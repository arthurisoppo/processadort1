==> flow/design.v <==
interface IF_SPI(
    input logic clock,
    input logic reset
);
logic sclk;
logic miso;
logic mosi;
logic nss;
modport MASTER (
    input miso,
    output sclk,
    output mosi,
    output nss
);
modport SLAVE (
    input sclk,
    input mosi,
    input nss,
    output miso
);
endinterface
module bas (
    input logic clock,
    input logic reset,
    input  logic nss,
    input  logic sclk,
    input  logic mosi,
    output logic miso
);
    typedef enum logic [2:0] { 
        IDLE     = 3'b001,
        RECEIVE  = 3'b010,
        THINK    = 3'b011,
        WAIT     = 3'b100,
        SEND     = 3'b101
    } alu_state_t;
    alu_state_t state, next_state; 
    logic [2:0]  opcode;
    logic [31:0] opa;
    logic [31:0] opb;
    logic [31:0] res;
    logic [66:0] buffer;
    logic [6:0]  counter;
    logic [31:0] shifterRes;
    logic [2:0]  shifterMode;
    shifter #(32) barrel_shifter_inst (
    .sin(1'b0),
    .result(shifter_result),
    .sout(),
    .nbits(opb[4:0]),
    .mode(shifterMode)
);
    always_ff @(posedge clock or negedge reset) begin
        if (!reset) state <= IDLE;
        else        state <= next_state;
    end
    always_ff @(posedge clock or negedge reset) begin
        if (!reset) begin
            next_state <= IDLE;
            counter <= 0;
            miso <= 1'b0;
            buffer <= 0;
            res <= 0;
        end else begin
            unique case (state)
                IDLE: begin
                    counter <= 0;
                    if(~nss) begin
                        next_state <= RECEIVE;
                    end else begin
                        next_state <= IDLE;
                    end
                end
                RECEIVE: begin
                    buffer[66 - counter] <= mosi;
                    counter <= counter + 1;
                    if (counter == 67) begin
                        next_state <= THINK;
                    end else begin
                        next_state <= RECEIVE;
                    end
                end
                THINK: begin
                    opcode <= buffer[66:64];
                    opa    <= buffer[63:32];
                    opb    <= buffer[31:0];
                    case (opcode)
                        3'b100: shifterMode= 3'b000;
                        3'b101: shifterMode= 3'b001;
                        default: shifterMode= 3'b111;
                    endcase
                    res <= shifter_result;
                    counter <= 0;
                    next_state <= WAIT;
                end
                WAIT: begin
                    if (~nss) begin
                        next_state <= SEND;
                    end else begin
                        next_state <= WAIT;
                    end
                end
                SEND: begin
                    miso <= res[31 - counter];
                    counter <= counter + 1;
                    if (counter == 32) begin
                        next_state <= IDLE;
                    end else begin
                        next_state <= SEND;
                    end
                end
            endcase
        end
    end
endmodule
module shifter #(parameter REG_WIDTH=32) (
    input  logic sin,
    input  logic [REG_WIDTH-1:0] op_a,
    output logic [REG_WIDTH-1:0] result,
    output logic sout,
    input  logic [4:0] nbits,
    input  logic [2:0] mode
);
always_comb begin
    result = '0;
    sout = 1'b0;
    unique case (mode)
        3'b000: begin  
            result = op_a << nbits;
            if (nbits > 0 && nbits <= REG_WIDTH)
                sout = op_a[REG_WIDTH - nbits];
            else
                sout = 1'b0;
        end
        3'b001: begin  
            result = op_a >> nbits;
            if (nbits > 0 && nbits <= REG_WIDTH)
                sout = op_a[nbits-1];
            else
                sout = 1'b0;
        end
        3'b010: begin  
            result = $signed(op_a) >>> nbits;
            if (nbits > 0 && nbits <= REG_WIDTH)
                sout = op_a[nbits-1];
            else
                sout = 1'b0;
        end
        default: begin
            result = op_a;
            sout = 1'b0;
        end
    endcase
end
endmodule: shifter
* From RTL to reports: bas
Tool output for the design above, in the order of the flow. Lines are those of the file above, counted from 1. Cell names lack the library's common part. A cell with -- has no value.
Inputs: top module bas, clock clock, library sky130hd, library corner tt_025C_1v80

* Word-level counts
Yosys after proc, flatten, opt, wreduce and memory -nomap, before mapping. Memory bits, and registers merged into a memory's read port (data or address), are not among the register bits. Print and check cells are not counted. Equal cells are merged and count once.
Cells by class: shifts and indexed selects 6, reduce/logical cells 9, equality and inequality tests 11, bitwise gates (word level) 4, $add $sub $neg 4, mux-type cells 10
Operators by type and width (count):
- 1-bit by 33-bit variable shift with 67-bit output | 1
- 1-bit by 33-bit variable shift with 67-bit output (first input constant) | 1
- 67-bit bitwise AND | 1
- 67-bit OR | 1
- 67-bit inverter | 1
- 67-bit two-way mux | 1
- 32-bit negation with 33-bit output | 1
- 32-bit by 5-bit left shift with 1-bit output | 1
- 32-bit by 5-bit right shift with 1-bit output | 1
- 32-bit by 5-bit >>> shifter with 1-bit output | 1
- 32-bit by 8-bit indexed select with 1-bit output | 1
- 3-bit case mux with 5-bit select | 1
- 7-bit case mux with 2-bit select | 1
- 3-bit equality test (second input constant) | 4
- 3-bit by 2-bit equality test with 1-bit output (second input constant) | 3
- 4-bit OR reduction | 2
- 5-bit by 7-bit subtractor with 8-bit output (first input constant) | 1
- 7-bit by 7-bit subtractor with 8-bit output (first input constant) | 1
- 7-bit by 1-bit adder with 7-bit output (second input constant) | 1
- 7-bit by 6-bit equality test with 1-bit output (second input constant) | 1
- 7-bit equality test (second input constant) | 1
- 3-bit by 1-bit equality test with 1-bit output (second input constant) | 2
- 3-bit case mux with 2-bit select | 1
- 3-bit two-way mux | 2
- 5-bit nonzero test | 1
- 2-bit AND reduction | 2
- 2-bit OR reduction | 2
- 3-bit logical NOT | 1
Other operator kinds: 5; their cells: 6.
Storage and ports: elaborated cells 53, output and inout port bits 1, flip-flop bits (word level) 93, bits of input ports 5

* Longest topological paths
Longest topological path by Yosys (ltp), each cell counted once; first at word level (registers and memories cut), then after technology mapping (sequential cells cut; the memories' decode and read muxes count).
Logic depth: depth after elaboration 7, ABC_AREA 0, gate-level depth with buffers 5, depth with buffers taken out 5

* Netlist
The flow's flattened synthesis, as Yosys stat reports it; memories are mapped. The netlist is that of the ABC_AREA named above (0 if unset); the other value can give another one. Totals and module areas in this step are rounded.
Mapped netlist: flip-flop cells 14, buffer cells 2, mapped cells 72, sequential part of the area 350 um2, mapped area 720 um2
Cells by type:
- dfrtp_1 | count 12, total area 300.288 um2
- dfstp_2 | count 2, total area 52.55 um2
- a21oi_1 | count 8, total area 40.038 um2
- ha_1 | count 2, total area 25.024 um2
- inv_1 | count 6, total area 22.522 um2
- a31oi_1 | count 3, total area 18.768 um2
- nor2_1 | count 5, total area 18.768 um2
- a21o_1 | count 2, total area 15.014 um2
- nand3_1 | count 3, total area 15.014 um2
- o21ai_0 | count 3, total area 15.014 um2
- and3_1 | count 2, total area 12.512 um2
- nand4_1 | count 2, total area 12.512 um2
- buf_6 | count 1, total area 11.261 um2
- nand2_4 | count 1, total area 11.261 um2
- or3b_4 | count 1, total area 11.261 um2
- a22o_2 | count 1, total area 10.01 um2
- a21o_2 | count 1, total area 8.758 um2
- a221oi_1 | count 1, total area 8.758 um2
Not listed: further types 15, cells in them 16. The figures by module come from a second, unflattened synthesis with its own total; it is not the netlist above.
Second synthesis, totals: cells (unflattened synthesis) 824, area total of the unflattened synthesis 7000 um2
Rows give one instance, submodules left out.
Modules:
- shifter (REG_WIDTH=32) | times used 1, seq. area 0.0 um2, cells 590, area 4700 um2
- bas | times used 1, seq. area 880 um2, cells 234, area 2300 um2

* Worst setup path after synthesis
Source: OpenSTA report_checks on the synthesized netlist (no wires, ideal clock, input and output delay 20% of the period each), path of least setup slack; recovery checks are left aside. Register names are those of the netlist, which keeps one name where synthesis merged equal registers.
Timing post-synthesis: kind reg-to-reg, start point register counter[0], end point register counter[6], data required time 1.309 ns, time at the first pin 0.000 ns, clock period 1.43 ns, arrival time 1.241 ns, path delay 1.362 ns, stages on the path 6, setup time 0.121 ns, path slack 0.068 ns, path buffers 0, period reached after synthesis 1.362 ns
"path delay" is the arrival time less input delay plus setup time. "stages on the path" counts driving pins, that of a launching flip-flop among them; a cell with two outputs on the path counts twice. "period reached after synthesis" is the clock period less the worst setup slack; recovery checks do not enter. This is arithmetic on one report: input and output delays are still those of the set period (20% each). The rows between start and end are the longest chain of elaborated cells between them; the timing report does not say that the signal goes this way. Where chains are equally long, one stands for them. A line is the first line of the expression or statement that the cell stems from. Yosys adds cells for indexed reads and writes and turns some case tables into memories. At most two assigning lines are given for a register; there are more.
On the way, post-synthesis: path through dfrtp_1 > ha_1 > and3_1 > nand3_1 > a21o_2 > a22o_2, length of the longest elaborated chain 2, elaborated cells on any way between the ends 2, classes of those cells add/sub (1); mux (1)
Ends and longest elaborated chain, post-synthesis:
- start: declaration | RTL line 43 | logic [6:0]  counter;
- start: assignment | RTL line 76 | counter <= counter + 1;
- start: assignment | RTL line 105 | counter <= counter + 1;
- 7-bit by 1-bit adder with 7-bit output | RTL line 105
- 7-bit case mux with 2-bit select | RTL line 65 | unique case (state)
- end: assignment | RTL line 76
- end: assignment | RTL line 105
- end: declaration | RTL line 43

* Path in the finished layout
Path of least setup slack in the final report of stored run 1 (OpenROAD, finished layout, wires in). Where an end is a register, its clock arrival counts in the times.
Timing after layout: kind reg-to-reg, start point register state[0], end point register counter[6], clock period 0.957 ns, time at the first pin 0.25 ns, path buffers 0, setup time 0.11 ns, data required time 1.10 ns, path slack -0.43 ns, arrival time 1.53 ns, stages on the path 5
The rows between start and end are the longest chain of elaborated cells between them; the timing report does not say that the signal goes this way. Where chains are equally long, one stands for them. At most two assigning lines are given for a register; there are more.
On the way, after layout: path through dfstp_2 > or3b_4 > nand2_8 > a21o_2 > a22o_2, length of the longest elaborated chain 3, elaborated cells on any way between the ends 8, RTL lines with such cells 1, classes of those cells eq/ne (4); mux (1); reduce/logical (3)
Ends and longest elaborated chain, after layout:
- start: declaration | RTL line 37 | alu_state_t state, next_state;
- start: assignment | RTL line 54 | if (!reset) state <= IDLE;
- start: assignment | RTL line 55 | else        state <= next_state;
- 3-bit equality test | RTL line 65 | unique case (state)
- 2-bit OR reduction
- 7-bit case mux with 2-bit select | RTL line 65
- end: assignment | RTL line 76 | counter <= counter + 1;
- end: assignment | RTL line 105 | counter <= counter + 1;
- end: declaration | RTL line 43 | logic [6:0]  counter;

Appendix: measured runs

Below are 2 stored runs of the flow (Yosys, OpenROAD; platform sky130hd) on bas, each with its settings and what was measured, unordered. Constraints: input delay and output delay 20% of the set period each, output load 0.01 pF.
The measured numbers are rounded.

[stored run 1] flow files
==> flow/run.sh <==
#!/bin/bash
# the make line also repeats the synthesis and layout settings of config.mk as NAME=value (left out here)
make -C /OpenROAD-flow-scripts/flow DESIGN_CONFIG=/design/flow/config.mk WORK_HOME=/design/flow/orfs CLKGATE_MAP_FILE= finish
==> flow/config.mk <==
export PLATFORM = sky130hd
export DESIGN_NAME = bas
export DESIGN_NICKNAME = bas
export VERILOG_FILES = /design/flow/design.v
export SDC_FILE = /design/flow/constraint.sdc
export NUM_CORES = 4
export LEC_CHECK = 0
export ABC_AREA = 0
export CAP_MARGIN = 20
export CELL_PAD_IN_SITES_GLOBAL_PLACEMENT = 0
export CORE_ASPECT_RATIO = 0.78
export CORE_MARGIN = 9
export CORE_UTILIZATION = 20
export GPL_TIMING_DRIVEN = 0
export HOLD_SLACK_MARGIN = 0.19
export MIN_ROUTING_LAYER = met1
export PLACE_DENSITY_LB_ADDON = 0.2
export SETUP_SLACK_MARGIN = 0.24
export SLEW_MARGIN = 0
==> flow/constraint.sdc <==
create_clock -name core_clock -period 0.957 [get_ports {clock}]
set_input_delay 0.1914 -clock core_clock [delete_from_list [all_inputs] [get_ports {clock}]]
set_output_delay 0.1914 -clock core_clock [all_outputs]
set_load 0.01 [all_outputs]

[stored run 1] result: synthesized cell area 720 um2; total die area 6100 um2; lowest setup slack -0.43 ns; standard-cell area after layout 1100 um2; post-route setup TNS -3.2 ns

[stored run 2] flow files
==> flow/run.sh <==
#!/bin/bash
# the make line also repeats the synthesis and layout settings of config.mk as NAME=value (left out here)
make -C /OpenROAD-flow-scripts/flow DESIGN_CONFIG=/design/flow/config.mk WORK_HOME=/design/flow/orfs CLKGATE_MAP_FILE= finish
==> flow/config.mk <==
export PLATFORM = sky130hd
export DESIGN_NAME = bas
export DESIGN_NICKNAME = bas
export VERILOG_FILES = /design/flow/design.v
export SDC_FILE = /design/flow/constraint.sdc
export NUM_CORES = 4
export LEC_CHECK = 0
export ABC_AREA = 0
export CAP_MARGIN = 20
export CORE_ASPECT_RATIO = 1.51
export CORE_MARGIN = 4
export CORE_UTILIZATION = 70
export CTS_CLUSTER_SIZE = 79
export MIN_ROUTING_LAYER = met2
export PLACE_DENSITY_LB_ADDON = 0.07
export SLEW_MARGIN = 20
==> flow/constraint.sdc <==
create_clock -name core_clock -period 1.38 [get_ports {clock}]
set_input_delay 0.2760 -clock core_clock [delete_from_list [all_inputs] [get_ports {clock}]]
set_output_delay 0.2760 -clock core_clock [all_outputs]
set_load 0.01 [all_outputs]

[stored run 2] result: stopped before the end: floorplanning reported PDN-0185
